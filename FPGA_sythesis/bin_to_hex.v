==> flow/design.v <==
`timescale 1ns / 1ps
module bin_to_hex(clk, binary_in, binary_ready, bch_out, hex_ready, print_done);
	input clk;
	input binary_ready;
	input [63:0] binary_in;
	input print_done;
    output reg [127:0] bch_out; 
	output reg hex_ready = 0;
    integer i;
    always @(posedge clk) begin
        if(print_done == 1) begin
            hex_ready <= 0;
        end
        else if(binary_ready == 1 && hex_ready == 0) begin
            for (i = 0; i < 16; i = i+1) begin
                case (binary_in[63 - i*4 -: 4])
                    4'b0000: bch_out[127 - i*8 -: 8] <= 8'h30; 
                    4'b0001: bch_out[127 - i*8 -: 8] <= 8'h31; 
                    4'b0010: bch_out[127 - i*8 -: 8] <= 8'h32;
                    4'b0011: bch_out[127 - i*8 -: 8] <= 8'h33; 
                    4'b0100: bch_out[127 - i*8 -: 8] <= 8'h34; 
                    4'b0101: bch_out[127 - i*8 -: 8] <= 8'h35; 
                    4'b0110: bch_out[127 - i*8 -: 8] <= 8'h36; 
                    4'b0111: bch_out[127 - i*8 -: 8] <= 8'h37; 
                    4'b1000: bch_out[127 - i*8 -: 8] <= 8'h38; 
                    4'b1001: bch_out[127 - i*8 -: 8] <= 8'h39; 
                    4'b1010: bch_out[127 - i*8 -: 8] <= 8'h41; 
                    4'b1011: bch_out[127 - i*8 -: 8] <= 8'h42; 
                    4'b1100: bch_out[127 - i*8 -: 8] <= 8'h43; 
                    4'b1101: bch_out[127 - i*8 -: 8] <= 8'h44; 
                    4'b1110: bch_out[127 - i*8 -: 8] <= 8'h45; 
                    4'b1111: bch_out[127 - i*8 -: 8] <= 8'h46; 
                endcase
            end
            hex_ready <= 1;
        end
    end
endmodule 
== Tool chain data of bin_to_hex ==
What the tools print for bin_to_hex, step after step.
Lines are those of the file above, counted from 1.
Not given: -
Set-up
  top module: bin_to_hex
  clock port: clk
  standard-cell library: sky130hd
  corner: tt_025C_1v80

== Elaborated design ==
Counts by Yosys on the flattened word-level netlist (proc, flatten, opt, wreduce; memories kept). Register bits leave out memories and registers merged into their read ports (data or address); mux counts leave out enables and synchronous resets folded into registers. Print and check cells are left out. Cells with the same type and inputs are merged into one.
Memory sizes are those after Yosys's memory passes, which may raise the word count (mostly to a power of two), join words into wider ones and drop unused or constant bits.
Cells by class
  bitwise operators: 2
  reduce/logical cells: 2
Operator list (count)
  NOT 1 bit: 2
  AND reduction 2 bit: 1
  logical AND 1 bit: 1
Bit counts
  elaborated cells: 37
  word width x clocked read ports: 112
  memories: 16
  input bits: 67
  bits in read-only memories: 1792
  flip-flop bits (word level): 129
Memories
  (name not given): words 16, width 7, read ports 1, wr ports 0, RTL line 16  | case (binary_in[63 - i*4 -: 4])
  (name not given): words 16, width 7, read ports 1, wr ports 0, RTL line 16
  (name not given): words 16, width 7, read ports 1, wr ports 0, RTL line 16
  (name not given): words 16, width 7, read ports 1, wr ports 0, RTL line 16
  (name not given): words 16, width 7, read ports 1, wr ports 0, RTL line 16
  (name not given): words 16, width 7, read ports 1, wr ports 0, RTL line 16
Memories not listed: 10.

== Logic depth ==
Yosys ltp: most cells in a row. Word level: on the elaborated netlist, between registers, memories and ports. Mapped: between sequential cells and ports; inverters and the memories' decode and read muxes count.
Logic depth
  depth after elaboration: 3
  ABC_AREA: 0
  depth in mapped cells: 4
  depth with buffers taken out: 4

== After synthesis ==
Source: synth_stat.txt of the flow (Yosys; design flattened, memories mapped). It holds for the ABC_AREA given above (unset counts as 0); a run with the other value may have another netlist.
Cell types
  sky130_fd_sc_hd__edfxtp_1: count 96, total area 2.88E+03 um2
  sky130_fd_sc_hd__ha_1: count 32, total area 400.384 um2
  sky130_fd_sc_hd__buf_4: count 32, total area 240.23 um2
  sky130_fd_sc_hd__inv_1: count 48, total area 180.173 um2
  sky130_fd_sc_hd__a31o_1: count 16, total area 140.134 um2
  sky130_fd_sc_hd__nor3b_1: count 17, total area 127.622 um2
  sky130_fd_sc_hd__a21boi_0: count 16, total area 120.115 um2
  sky130_fd_sc_hd__nand3b_1: count 16, total area 120.115 um2
  sky130_fd_sc_hd__nand2b_1: count 16, total area 100.096 um2
  sky130_fd_sc_hd__or2_1: count 16, total area 100.096 um2
  sky130_fd_sc_hd__and2b_1: count 9, total area 67.565 um2
  sky130_fd_sc_hd__nand2_1: count 16, total area 60.058 um2
  sky130_fd_sc_hd__o211ai_1: count 8, total area 60.058 um2
  sky130_fd_sc_hd__o21a_1: count 7, total area 52.55 um2
  sky130_fd_sc_hd__a31oi_1: count 8, total area 50.048 um2
  sky130_fd_sc_hd__o21ai_0: count 9, total area 45.043 um2
  sky130_fd_sc_hd__nor2b_1: count 7, total area 43.792 um2
  sky130_fd_sc_hd__nor2_1: count 10, total area 37.536 um2
Not listed: further types 2, cells in them 2.
Synthesis totals
  area of sequential cells: 0.0029028 mm2
  flip-flops: 97
  standard cells after synthesis: 381
  chip area (Yosys): 0.0048522 mm2

== Timing after synthesis ==
Source: OpenSTA report_checks on the synthesized netlist (no wires, ideal clock, input and output delay 20% of the period each), path of least setup slack; recovery checks are left aside. Register names are those of the netlist, which keeps one name where synthesis merged equal registers.
Timing path post-synthesis
  kind: input to register
  start: input print_done
  end: register bch_out[0]
  input delay: 2760 ps
  buffers on the path: 0
  period: 13800 ps
  driving pins on the path: 1
  required time: 13112 ps
  path delay: 7619 ps
  arrival: 9691 ps
  setup slack: 3422 ps
  launch time at the first pin: 2760 ps
  synthesis period reached: 10378 ps
"path delay" is the arrival time less input delay plus setup time.
"driving pins on the path": output pins that drive a net of the path, with the launching flip-flop's if there is one; two outputs of one cell count as two.
"synthesis period reached" = period - worst setup slack (recovery checks aside). The figure is calculated, with input and output delays left at 20% of the set period.
Between the ends stands the longest chain of elaborated cells between them, by number of cells; it is not shown to be the way that was timed. Of several equally long chains one is given.
Each line given opens the expression or statement behind the cell; cells for indexed reads and writes are added by Yosys, which also makes memories of some case tables.
At most two assigning lines are given for a register; there are more.
Between the ends, post-synthesis
  path through: sky130_fd_sc_hd__nor3b_1
  cells in the longest elaborated chain: 2
RTL lines, path post-synthesis
  start, declared: RTL line 6  | input print_done;
  NOT 1 bit
  AND reduction 2 bit
  end, assigned: RTL line 17  | 4'b0000: bch_out[127 - i*8 -: 8] <= 8'h30;
  end, assigned: RTL line 18  | 4'b0001: bch_out[127 - i*8 -: 8] <= 8'h31;
  end, declared: RTL line 7  | output reg [127:0] bch_out;

== Path in the finished layout ==
Path of least setup slack in the final report of stored run 1 (OpenROAD, finished layout, wires in). Where an end is a register, its clock arrival counts in the times.
The path's times are printed in steps of 10 ps; the period is the one set.
Timing path post-layout
  kind: input to register
  start: input binary_ready
  end: register bch_out[3]
  period: 9720 ps
  arrival: 3720 ps
  input delay: 1940 ps
  setup slack: 5970 ps
  required time: 9680 ps
  launch time at the first pin: 1940 ps
  buffers on the path: 3
  driving pins on the path: 4
Between the ends stands the longest chain of elaborated cells between them, by number of cells; it is not shown to be the way that was timed. Of several equally long chains one is given.
At most two assigning lines are given for a register; there are more.
Between the ends, post-layout
  path through: sky130_fd_sc_hd__clkdlybuf4s50_1 > sky130_fd_sc_hd__nor3b_2 > sky130_fd_sc_hd__buf_4 > sky130_fd_sc_hd__buf_4
  cells in the longest elaborated chain: 2
RTL lines, path post-layout
  start, declared: RTL line 4  | input binary_ready;
  logical AND 1 bit: RTL line 14  | else if(binary_ready == 1 && hex_ready == 0) begin
  AND reduction 2 bit
  end, assigned: RTL line 17  | 4'b0000: bch_out[127 - i*8 -: 8] <= 8'h30;
  end, assigned: RTL line 18  | 4'b0001: bch_out[127 - i*8 -: 8] <= 8'h31;
  end, declared: RTL line 7  | output reg [127:0] bch_out;

Add stored flow runs of bin_to_hex

Stored flow runs of bin_to_hex (2 of them; Yosys, OpenROAD, sky130hd). They differ in their settings and are not a sequence. Constraints: input delay and output delay 20% of the set period each, output load 0.01 pF.
"achieved clock period" means the clock period less the worst setup slack. The figure is calculated, with input and output delays left at 20% of the set period.
"allowed time less slack (worst setup path)" is the time allowed to the run's worst setup path (the clock period less input and output delay, where it has them) less its slack. Clock arrival times count: a late capture clock shortens it, a late launch clock lengthens it.
"power": no workload was simulated; the value follows from the tool's default switching activity.
"allowed time less slack (worst setup path)" is known to 10 ps.

==> stored run 1: settings <==
{ "period_ns": 9.72, "CAP_MARGIN": 20, "CORE_MARGIN": 2, "CORE_UTILIZATION": 40, "SLEW_MARGIN": 20 }
==> stored run 1: results <==
allowed time less slack (worst setup path): 1810 ps
worst setup path kind: input to register
standard-cell area of the final layout: 0.0069754 mm2
power: 1.003 mW
die size: 0.0130279 mm2
lowest hold slack: 524 ps
utilization of the finished layout: 58.6%
cell area after synthesis: 0.0048522 mm2
achieved clock period: 3755 ps
worst setup slack after layout: 5965 ps
summed negative setup slack: 0 ps

==> stored run 2: settings <==
{ "period_ns": 8.05, "CORE_UTILIZATION": 27, "SETUP_SLACK_MARGIN": 1.1, "PLACE_DENSITY_LB_ADDON": 0.03, "GPL_ROUTABILITY_DRIVEN": 1, "CTS_CLUSTER_SIZE": 20, "MIN_ROUTING_LAYER": "met1", "MAX_ROUTING_LAYER": "met5", "CAP_MARGIN": 20, "CORE_MARGIN": 2, "SLEW_MARGIN": 20 }
==> stored run 2: results <==
allowed time less slack (worst setup path): 1940 ps
worst setup path kind: input to register
summed negative setup slack: 0 ps
cell area after synthesis: 0.0048522 mm2
die size: 0.0190592 mm2
power: 1.214 mW
achieved clock period: 3549 ps
utilization of the finished layout: 39.8%
worst setup slack after layout: 4501 ps
standard-cell area of the final layout: 0.0070818 mm2
lowest hold slack: 537 ps
